==> flow/design.v <==
module debug_rom_one_scratch (
  input  logic         clk_i,
  input  logic         req_i,
  input  logic [63:0]  addr_i,
  output logic [63:0]  rdata_o
);
  localparam int unsigned RomSize = 13;
  const logic [RomSize-1:0][63:0] mem = {
    64'h00000000_7b200073,
    64'h7b202473_10802423,
    64'hf1402473_ab1ff06f,
    64'h7b202473_10002223,
    64'h00100073_7b202473,
    64'h10002623_fddff06f,
    64'hfc0418e3_00247413,
    64'h40044403_f1402473,
    64'h02041263_00147413,
    64'h40044403_10802023,
    64'hf1402473_7b241073,
    64'h0ff0000f_0340006f,
    64'h0500006f_00c0006f
  };
  logic [$clog2(RomSize)-1:0] addr_q;
  always_ff @(posedge clk_i) begin
    if (req_i) begin
      addr_q <= addr_i[$clog2(RomSize)-1+3:3];
    end
  end
  always_comb begin : p_outmux
    rdata_o = '0;
    if (addr_q < $clog2(RomSize)'(RomSize)) begin
        rdata_o = mem[addr_q];
    end
  end
endmodule
Reports on debug_rom_one_scratch --
What the tools print for debug_rom_one_scratch, step after step. Line numbers count from 1 in the design file above. A cell with - has no value.
Set-up: design top debug_rom_one_scratch, clock clk_i, standard-cell library sky130hd, corner tt_025C_1v80

Word-level counts --
Source: Yosys, flattened and elaborated, memories not mapped. Widths are those after wreduce; folded enables and synchronous resets count as part of the registers. Registers that Yosys merges into a memory's read port (data or address) are not register bits. Print and check cells do not count. Equal cells are merged and count once.
Storage and ports: output and inout bits 64, clocked read ports x word width 0, bits in latches 0, memory cells 0, input bits 66, bits in read-only memories 0, RAM bits 0, register bits after elaboration 4, cells after elaboration 4
Cells by class: multiplexer cells 1, magnitude comparators 1, add/subtract/negate cells 0, equality and inequality tests 0, reduce/logical cells 0, shift operators 1, bitwise gates (word level) 0, div/mod/pow operators 0, multipliers 0
Operators by type and width (number):
- indexed select 832 x 11 -> 64 bit with constant A | 1
- two-way mux 64 bit | 1
- less-than comparator 4 bit with constant B | 1

Logic depth --
Longest topological path by Yosys (ltp), each cell counted once; first at word level (registers and memories cut), then after technology mapping (sequential cells cut; the memories' decode and read muxes count).
Depth: word-level depth 2, ABC_AREA 0, depth in mapped cells 6, gate-level depth less buffers 5

Mapped cells and area --
The flow's flattened synthesis, as Yosys stat reports it; memories are mapped. The netlist is that of the ABC_AREA named above (0 if unset); the other value can give another one. The area totals of this step are shown rounded.
Synthesis totals: flip-flop cells 4, buffer cells 27, synthesis area 950.9 um2, cell count 134, sequential part of the area 120.1 um2
Cells by type:
- sky130_fd_sc_hd__buf_4 | number 19, total area 142.637 um2
- sky130_fd_sc_hd__edfxtp_1 | number 4, total area 120.115 um2
- sky130_fd_sc_hd__ha_1 | number 7, total area 87.584 um2
- sky130_fd_sc_hd__nor2_1 | number 14, total area 52.55 um2
- sky130_fd_sc_hd__a21oi_1 | number 10, total area 50.048 um2
- sky130_fd_sc_hd__nand2b_1 | number 8, total area 50.048 um2
- sky130_fd_sc_hd__a21o_1 | number 6, total area 45.043 um2
- sky130_fd_sc_hd__buf_6 | number 4, total area 45.043 um2
- sky130_fd_sc_hd__nand2_1 | number 11, total area 41.29 um2
- sky130_fd_sc_hd__o21ai_0 | number 8, total area 40.038 um2
- sky130_fd_sc_hd__inv_1 | number 6, total area 22.522 um2
- sky130_fd_sc_hd__mux2i_1 | number 2, total area 20.019 um2
- sky130_fd_sc_hd__nor3_1 | number 4, total area 20.019 um2
- sky130_fd_sc_hd__and2_1 | number 3, total area 18.768 um2
- sky130_fd_sc_hd__nor2b_1 | number 3, total area 18.768 um2
- sky130_fd_sc_hd__o22ai_1 | number 3, total area 18.768 um2
- sky130_fd_sc_hd__a221oi_2 | number 1, total area 15.014 um2
- sky130_fd_sc_hd__buf_2 | number 3, total area 15.014 um2
Other cell types: 15; their cells: 18.

Timing after synthesis --
OpenSTA on the mapped netlist: ideal clock, no wires. The path of least setup slack (recovery checks aside). Input and output delay are each 20% of the period. Register names are those of the netlist, which keeps one name where synthesis merged equal registers.
Timing after synthesis: path type reg2out, start point register addr_q[0], end point output rdata_o[18], delay of the path 1.560 ns, external output delay 0.496 ns, data required time 1.984 ns, setup slack 0.424 ns, arrival time 1.560 ns, path buffers 2, launch time at the first pin 0.000 ns, period 2.48 ns, stages on the path 7, synthesis period reached 2.056 ns
"delay of the path" = arrival - input delay + setup time. At an output port there is no setup time. "stages on the path" counts driving pins, that of a launching flip-flop among them; a cell with two outputs on the path counts twice. "synthesis period reached" = period - worst setup slack (recovery checks aside). The figure is calculated, with input and output delays left at 20% of the set period. The rows between start and end are the longest chain of elaborated cells between them; the timing report does not say that the signal goes this way. Where chains are equally long, one stands for them. A line is the first line of the expression or statement that the cell stems from. Yosys adds cells for indexed reads and writes and turns some case tables into memories.
Between the ends, after synthesis: cell sequence sky130_fd_sc_hd__edfxtp_1 -> sky130_fd_sc_hd__inv_1 -> sky130_fd_sc_hd__ha_1 -> sky130_fd_sc_hd__clkbuf_2 -> sky130_fd_sc_hd__inv_1 -> sky130_fd_sc_hd__o22ai_1 -> sky130_fd_sc_hd__buf_4, length of the longest elaborated chain 2, elaborated cells between the ends (all ways) 3, source lines of those cells 2, those cells by class compare: 1; shift: 1; mux: 1
Ends and longest elaborated chain, after synthesis:
- from (decl) | RTL line 23 | logic [$clog2(RomSize)-1:0] addr_q;
- from (assign) | RTL line 26 | addr_q <= addr_i[$clog2(RomSize)-1+3:3];
- less-than comparator 4 bit | RTL line 31 | if (addr_q < $clog2(RomSize)'(RomSize)) begin
- two-way mux 64 bit | RTL line 31
- to (decl) | RTL line 5 | output logic [63:0]  rdata_o
Some nets on the timed path still bear RTL names; the line given drives or declares the net.
Nets with RTL names, path after synthesis (RTL line):
- rdata_o[12] | 31

Wiki page: debug_rom_one_scratch / flow data

debug_rom_one_scratch through Yosys and OpenROAD on sky130hd: 2 stored runs, unordered, with their settings. The constraints put input and output delay at 20% of the set period each and load the outputs with 0.01 pF.

[run 1] flow files
==> flow/run.sh <==
#!/bin/bash
# the make line also repeats the synthesis and layout settings of config.mk as NAME=value (left out here)
make -C /OpenROAD-flow-scripts/flow DESIGN_CONFIG=/design/flow/config.mk WORK_HOME=/design/flow/orfs CLKGATE_MAP_FILE= finish
==> flow/config.mk <==
export PLATFORM = sky130hd
export DESIGN_NAME = debug_rom_one_scratch
export DESIGN_NICKNAME = debug_rom_one_scratch
export VERILOG_FILES = /design/flow/design.v
export SDC_FILE = /design/flow/constraint.sdc
export NUM_CORES = 4
export LEC_CHECK = 0
export CAP_MARGIN = 20
export CELL_PAD_IN_SITES_DETAIL_PLACEMENT = 2
export CELL_PAD_IN_SITES_GLOBAL_PLACEMENT = 2
export CORE_ASPECT_RATIO = 1.02
export CORE_MARGIN = 2
export CORE_UTILIZATION = 44
export GPL_TIMING_DRIVEN = 1
export MAX_ROUTING_LAYER = met4
export MIN_ROUTING_LAYER = met1
export PLACE_DENSITY_LB_ADDON = 0.28
export SETUP_SLACK_MARGIN = -0.11
export SLEW_MARGIN = 20
export TNS_END_PERCENT = 60
==> flow/constraint.sdc <==
create_clock -name core_clock -period 1.34 [get_ports {clk_i}]
set_input_delay 0.2680 -clock core_clock [delete_from_list [all_inputs] [get_ports {clk_i}]]
set_output_delay 0.2680 -clock core_clock [all_outputs]
set_load 0.01 [all_outputs]

[run 1] result: unfinished; error FLW-0024 in placement

[run 2] flow files
==> flow/run.sh <==
#!/bin/bash
# the make line also repeats the synthesis and layout settings of config.mk as NAME=value (left out here)
make -C /OpenROAD-flow-scripts/flow DESIGN_CONFIG=/design/flow/config.mk WORK_HOME=/design/flow/orfs CLKGATE_MAP_FILE= finish
==> flow/config.mk <==
export PLATFORM = sky130hd
export DESIGN_NAME = debug_rom_one_scratch
export DESIGN_NICKNAME = debug_rom_one_scratch
export VERILOG_FILES = /design/flow/design.v
export SDC_FILE = /design/flow/constraint.sdc
export NUM_CORES = 4
export LEC_CHECK = 0
export CAP_MARGIN = 20
export CELL_PAD_IN_SITES_DETAIL_PLACEMENT = 0
export CELL_PAD_IN_SITES_GLOBAL_PLACEMENT = 3
export CORE_ASPECT_RATIO = 0.59
export CORE_MARGIN = 2
export CORE_UTILIZATION = 71
export CTS_CLUSTER_DIAMETER = 214
export CTS_CLUSTER_SIZE = 74
export SLEW_MARGIN = 20
export TNS_END_PERCENT = 5
==> flow/constraint.sdc <==
create_clock -name core_clock -period 1.43 [get_ports {clk_i}]
set_input_delay 0.2860 -clock core_clock [delete_from_list [all_inputs] [get_ports {clk_i}]]
set_output_delay 0.2860 -clock core_clock [all_outputs]
set_load 0.01 [all_outputs]

[run 2] result: unfinished; error PDN-0185 in floorplanning
