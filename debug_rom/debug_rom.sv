==> flow/design.v <==
module debug_rom (
  input  logic         clk_i,
  input  logic         req_i,
  input  logic [63:0]  addr_i,
  output logic [63:0]  rdata_o
);
  localparam int unsigned RomSize = 19;
  const logic [RomSize-1:0][63:0] mem = {
    64'h00000000_7b200073,
    64'h7b202473_7b302573,
    64'h10852423_f1402473,
    64'ha85ff06f_7b202473,
    64'h7b302573_10052223,
    64'h00100073_7b202473,
    64'h7b302573_10052623,
    64'h00c51513_00c55513,
    64'h00000517_fd5ff06f,
    64'hfa041ce3_00247413,
    64'h40044403_00a40433,
    64'hf1402473_02041c63,
    64'h00147413_40044403,
    64'h00a40433_10852023,
    64'hf1402473_00c51513,
    64'h00c55513_00000517,
    64'h7b351073_7b241073,
    64'h0ff0000f_04c0006f,
    64'h07c0006f_00c0006f
  };
  logic [$clog2(RomSize)-1:0] addr_q;
  always_ff @(posedge clk_i) begin
    if (req_i) begin
      addr_q <= addr_i[$clog2(RomSize)-1+3:3];
    end
  end
  always_comb begin : p_outmux
    rdata_o = '0;
    if (addr_q < $clog2(RomSize)'(RomSize)) begin
        rdata_o = mem[addr_q];
    end
  end
endmodule
# From RTL to reports: debug_rom
# Tool output for the design above, in the order of the flow.
# Lines are those of the file above, counted from 1.
# Operators: Yosys type, input widths -> output width; for muxes data width and select width s.
# Cell names lack the library's common part.
# Not given: n/a
dict set report setup {
  design {debug_rom}
  clock_port {clk_i}
  cell_library {sky130hd}
  pvt_corner {tt_025C_1v80}
}

# Word-level counts
# Counts by Yosys on the flattened word-level netlist (proc, flatten, opt, wreduce; memories kept). Register bits leave out memories and registers merged into their read ports (data or address); mux counts leave out enables and synchronous resets folded into registers. Print and check cells are left out. Cells with the same type and inputs are merged into one.
dict set report word_totals {
  register_bits 5
  clocked_rd_ports_x_width 0
  memories 0
  latch_bits 0
  in_bits 66
  romBits 0
  mem_bits_rw 0
}
dict set report classes {
  shift 1
  mux 1
  equal 0
  bitwise 0
  n_mul 0
  reduce_logical 0
  addsub 0
  n_cmp 1
  div 0
}
# operator n
set op_table {}
lappend op_table {{$shiftx 1216x12->64 const A} 1}
lappend op_table {{$mux 64} 1}
lappend op_table {{$lt 5x5->1 const B} 1}

# Longest topological paths
# Depth = most cells in a row (Yosys ltp): at word level without a register or memory, in the mapped netlist without a sequential cell, where the memories' decode and read muxes count.
dict set report logic_depth {
  ltp_word 2
  ABC_AREA 0
  depth_mapped 8
  depth_no_buf 6
}

# After synthesis
# The flow's flattened synthesis, as Yosys stat reports it; memories are mapped. The netlist is that of the ABC_AREA named above (0 if unset); the other value can give another one.
# Totals and module areas in this step are rounded.
# cell n area_total_um2
set by_type {}
lappend by_type {a21oi_1 31 155.149}
lappend by_type {edfxtp_1 5 150.144}
lappend by_type {nor2_1 34 127.622}
lappend by_type {buf_4 16 120.115}
lappend by_type {ha_1 8 100.096}
lappend by_type {o21ai_0 20 100.096}
lappend by_type {nand2_1 21 78.826}
lappend by_type {nand2b_1 9 56.304}
lappend by_type {buf_6 4 45.043}
lappend by_type {buf_2 8 40.038}
lappend by_type {nor2b_1 5 31.28}
lappend by_type {a211oi_1 4 30.029}
lappend by_type {o21a_1 4 30.029}
lappend by_type {o41ai_4 1 27.526}
lappend by_type {inv_1 6 22.522}
lappend by_type {mux2_2 2 22.522}
lappend by_type {a211oi_4 1 20.019}
lappend by_type {nor3_1 4 20.019}
# Not listed: further types 31, cells in them 41.
dict set report synth_totals {
  ff_cells 5
  sequential_area_mm2 0.00015
  mapped_cells 224
  yosys_area_mm2 0.0015
}

# Path before layout
# Path of least setup slack by OpenSTA after synthesis, without wires, with an ideal clock, recovery checks aside; 20% of the period is set as input and as output delay. Where synthesis merged equal registers, the netlist keeps one of their names.
dict set report synth_timing {
  kind {flip-flop to output port}
  start {register addr_q[1]}
  end {output rdata_o[5]}
  out_delay_ns 1.092
  path_delay_ns 1.863
  n_path_buf 1
  tclk_ns 5.46
  driving_pins 8
  setup_slack_ns 2.505
  launch_ns 0.000
  required_time_ns 4.368
  arrival_time_ns 1.863
  synth_period_reached_ns 2.955
}
# "path_delay_ns" = arrival - input delay + setup time.
# At an output port there is no setup time.
# "driving_pins": output pins that drive a net of the path, with the launching flip-flop's if there is one; two outputs of one cell count as two.
# "synth_period_reached_ns" = period - worst setup slack (recovery checks aside). The figure is calculated, with input and output delays left at 20% of the set period.
# Between the ends stands the longest chain of elaborated cells between them, by number of cells; it is not shown to be the way that was timed. Of several equally long chains one is given.
# Each line given opens the expression or statement behind the cell; cells for indexed reads and writes are added by Yosys, which also makes memories of some case tables.
dict set report synth_via {
  cell_sequence {edfxtp_1 > buf_2 > inv_1 > ha_1 > nor2_1 > and2_4 > or3_1 > a31oi_1}
  elab_chain_cells 2
}
# item line
set synth_rtl {}
lappend synth_rtl {{start, declared} 29} ;# logic [$clog2(RomSize)-1:0] addr_q;
lappend synth_rtl {{start, assigned} 32} ;# addr_q <= addr_i[$clog2(RomSize)-1+3:3];
lappend synth_rtl {{$lt 5x5->1} 37} ;# if (addr_q < $clog2(RomSize)'(RomSize)) begin
lappend synth_rtl {{$mux 64} 37}
lappend synth_rtl {{end, declared} 5} ;# output logic [63:0]  rdata_o

# Timing after layout
# From the final timing report of stored run 1: the path of least setup slack in the routed layout; clock arrival at registers is part of the times.
dict set report layout_timing {
  kind {flip-flop to output port}
  start {register addr_q[1]}
  end {output rdata_o[5]}
  n_path_buf 2
  tclk_ns 3.86
  driving_pins 9
  arrival_time_ns 2.90
  launch_ns 0.22
  setup_slack_ns 0.19
  out_delay_ns 0.77
  required_time_ns 3.09
}
# Between the ends stands the longest chain of elaborated cells between them, by number of cells; it is not shown to be the way that was timed. Of several equally long chains one is given.
dict set report layout_via {
  cell_sequence {edfxtp_1 > buf_2 > inv_1 > ha_2 > nor2_1 > and2_4 > or3_1 > a31oi_1 > clkdlybuf4s50_1}
  elab_chain_cells 2
}
# item line
set layout_rtl {}
lappend layout_rtl {{start, declared} 29} ;# logic [$clog2(RomSize)-1:0] addr_q;
lappend layout_rtl {{start, assigned} 32} ;# addr_q <= addr_i[$clog2(RomSize)-1+3:3];
lappend layout_rtl {{$lt 5x5->1} 37} ;# if (addr_q < $clog2(RomSize)'(RomSize)) begin
lappend layout_rtl {{$mux 64} 37}
lappend layout_rtl {{end, declared} 5} ;# output logic [63:0]  rdata_o

# Flow runs of debug_rom

2 stored runs of debug_rom in the flow (synthesis by Yosys, layout by OpenROAD, sky130hd cells), in arbitrary order. Constraints: input delay and output delay 20% of the set period each, output load 0.01 pF.
"achievedPeriod_ns" = clock period - worst setup slack. The figure is calculated, with input and output delays left at 20% of the set period.
"worst_path_ns": the worst setup path's part of the clock period (all of it between registers, 20% less for each end at a port) less its slack. A launch clock that arrives late makes it longer, a capture clock that arrives late makes it shorter.
"final_power_mw" rests on the timing tool's default activity at the inputs, not on a simulated workload.
The measured numbers are rounded.

[flow] stored run 1: files
==> flow/run.sh <==
#!/bin/bash
# the make line also repeats the synthesis and layout settings of config.mk as NAME=value (left out here)
make -C /OpenROAD-flow-scripts/flow DESIGN_CONFIG=/design/flow/config.mk WORK_HOME=/design/flow/orfs CLKGATE_MAP_FILE= finish
==> flow/config.mk <==
export PLATFORM = sky130hd
export DESIGN_NAME = debug_rom
export DESIGN_NICKNAME = debug_rom
export VERILOG_FILES = /design/flow/design.v
export SDC_FILE = /design/flow/constraint.sdc
export NUM_CORES = 4
export LEC_CHECK = 0
export CAP_MARGIN = 30
export CORE_MARGIN = 8
export CORE_UTILIZATION = 19
export GPL_ROUTABILITY_DRIVEN = 0
export GPL_TIMING_DRIVEN = 0
export MAX_ROUTING_LAYER = met5
export MIN_ROUTING_LAYER = met1
export SLEW_MARGIN = 0
==> flow/constraint.sdc <==
create_clock -name core_clock -period 3.86 [get_ports {clk_i}]
set_input_delay 0.7720 -clock core_clock [delete_from_list [all_inputs] [get_ports {clk_i}]]
set_output_delay 0.7720 -clock core_clock [all_outputs]
set_load 0.01 [all_outputs]

[flow] stored run 1: metrics
[metrics] final_power_mw = 0.58
[metrics] ws_setup_ns = 0.19
[metrics] finalUtil_frac = 0.31
[metrics] worst_path_ns = 2.90
[metrics] worstPathKind = flip-flop to output port
[metrics] finish.stdcell_area_mm2 = 0.0023
[metrics] achievedPeriod_ns = 3.671
[metrics] timing.setup.tns_ns = 0.000
[metrics] timing.hold.ws_ns = 1.1
[metrics] ys_area_mm2 = 0.0015
[metrics] die_area_mm2 = 0.011

[flow] stored run 2: files
==> flow/run.sh <==
#!/bin/bash
# the make line also repeats the synthesis and layout settings of config.mk as NAME=value (left out here)
make -C /OpenROAD-flow-scripts/flow DESIGN_CONFIG=/design/flow/config.mk WORK_HOME=/design/flow/orfs CLKGATE_MAP_FILE= finish
==> flow/config.mk <==
export PLATFORM = sky130hd
export DESIGN_NAME = debug_rom
export DESIGN_NICKNAME = debug_rom
export VERILOG_FILES = /design/flow/design.v
export SDC_FILE = /design/flow/constraint.sdc
export NUM_CORES = 4
export LEC_CHECK = 0
export ABC_AREA = 1
export CAP_MARGIN = 20
export CORE_ASPECT_RATIO = 1.13
export CORE_MARGIN = 10
export CORE_UTILIZATION = 53
export GPL_ROUTABILITY_DRIVEN = 1
export HOLD_SLACK_MARGIN = -0.03
export MAX_ROUTING_LAYER = met5
export PLACE_DENSITY = 0.68
export SETUP_SLACK_MARGIN = 0.45
export SLEW_MARGIN = 20
==> flow/constraint.sdc <==
create_clock -name core_clock -period 4.77 [get_ports {clk_i}]
set_input_delay 0.9540 -clock core_clock [delete_from_list [all_inputs] [get_ports {clk_i}]]
set_output_delay 0.9540 -clock core_clock [all_outputs]
set_load 0.01 [all_outputs]

[flow] stored run 2: metrics
[metrics] final_power_mw = 0.40
[metrics] ws_setup_ns = 1.4
[metrics] finalUtil_frac = 0.79
[metrics] worst_path_ns = 2.46
[metrics] worstPathKind = flip-flop to output port
[metrics] finish.stdcell_area_mm2 = 0.0019
[metrics] achievedPeriod_ns = 3.414
[metrics] timing.setup.tns_ns = 0.000
[metrics] timing.hold.ws_ns = 1.3
[metrics] ys_area_mm2 = 0.0013
[metrics] die_area_mm2 = 0.0048
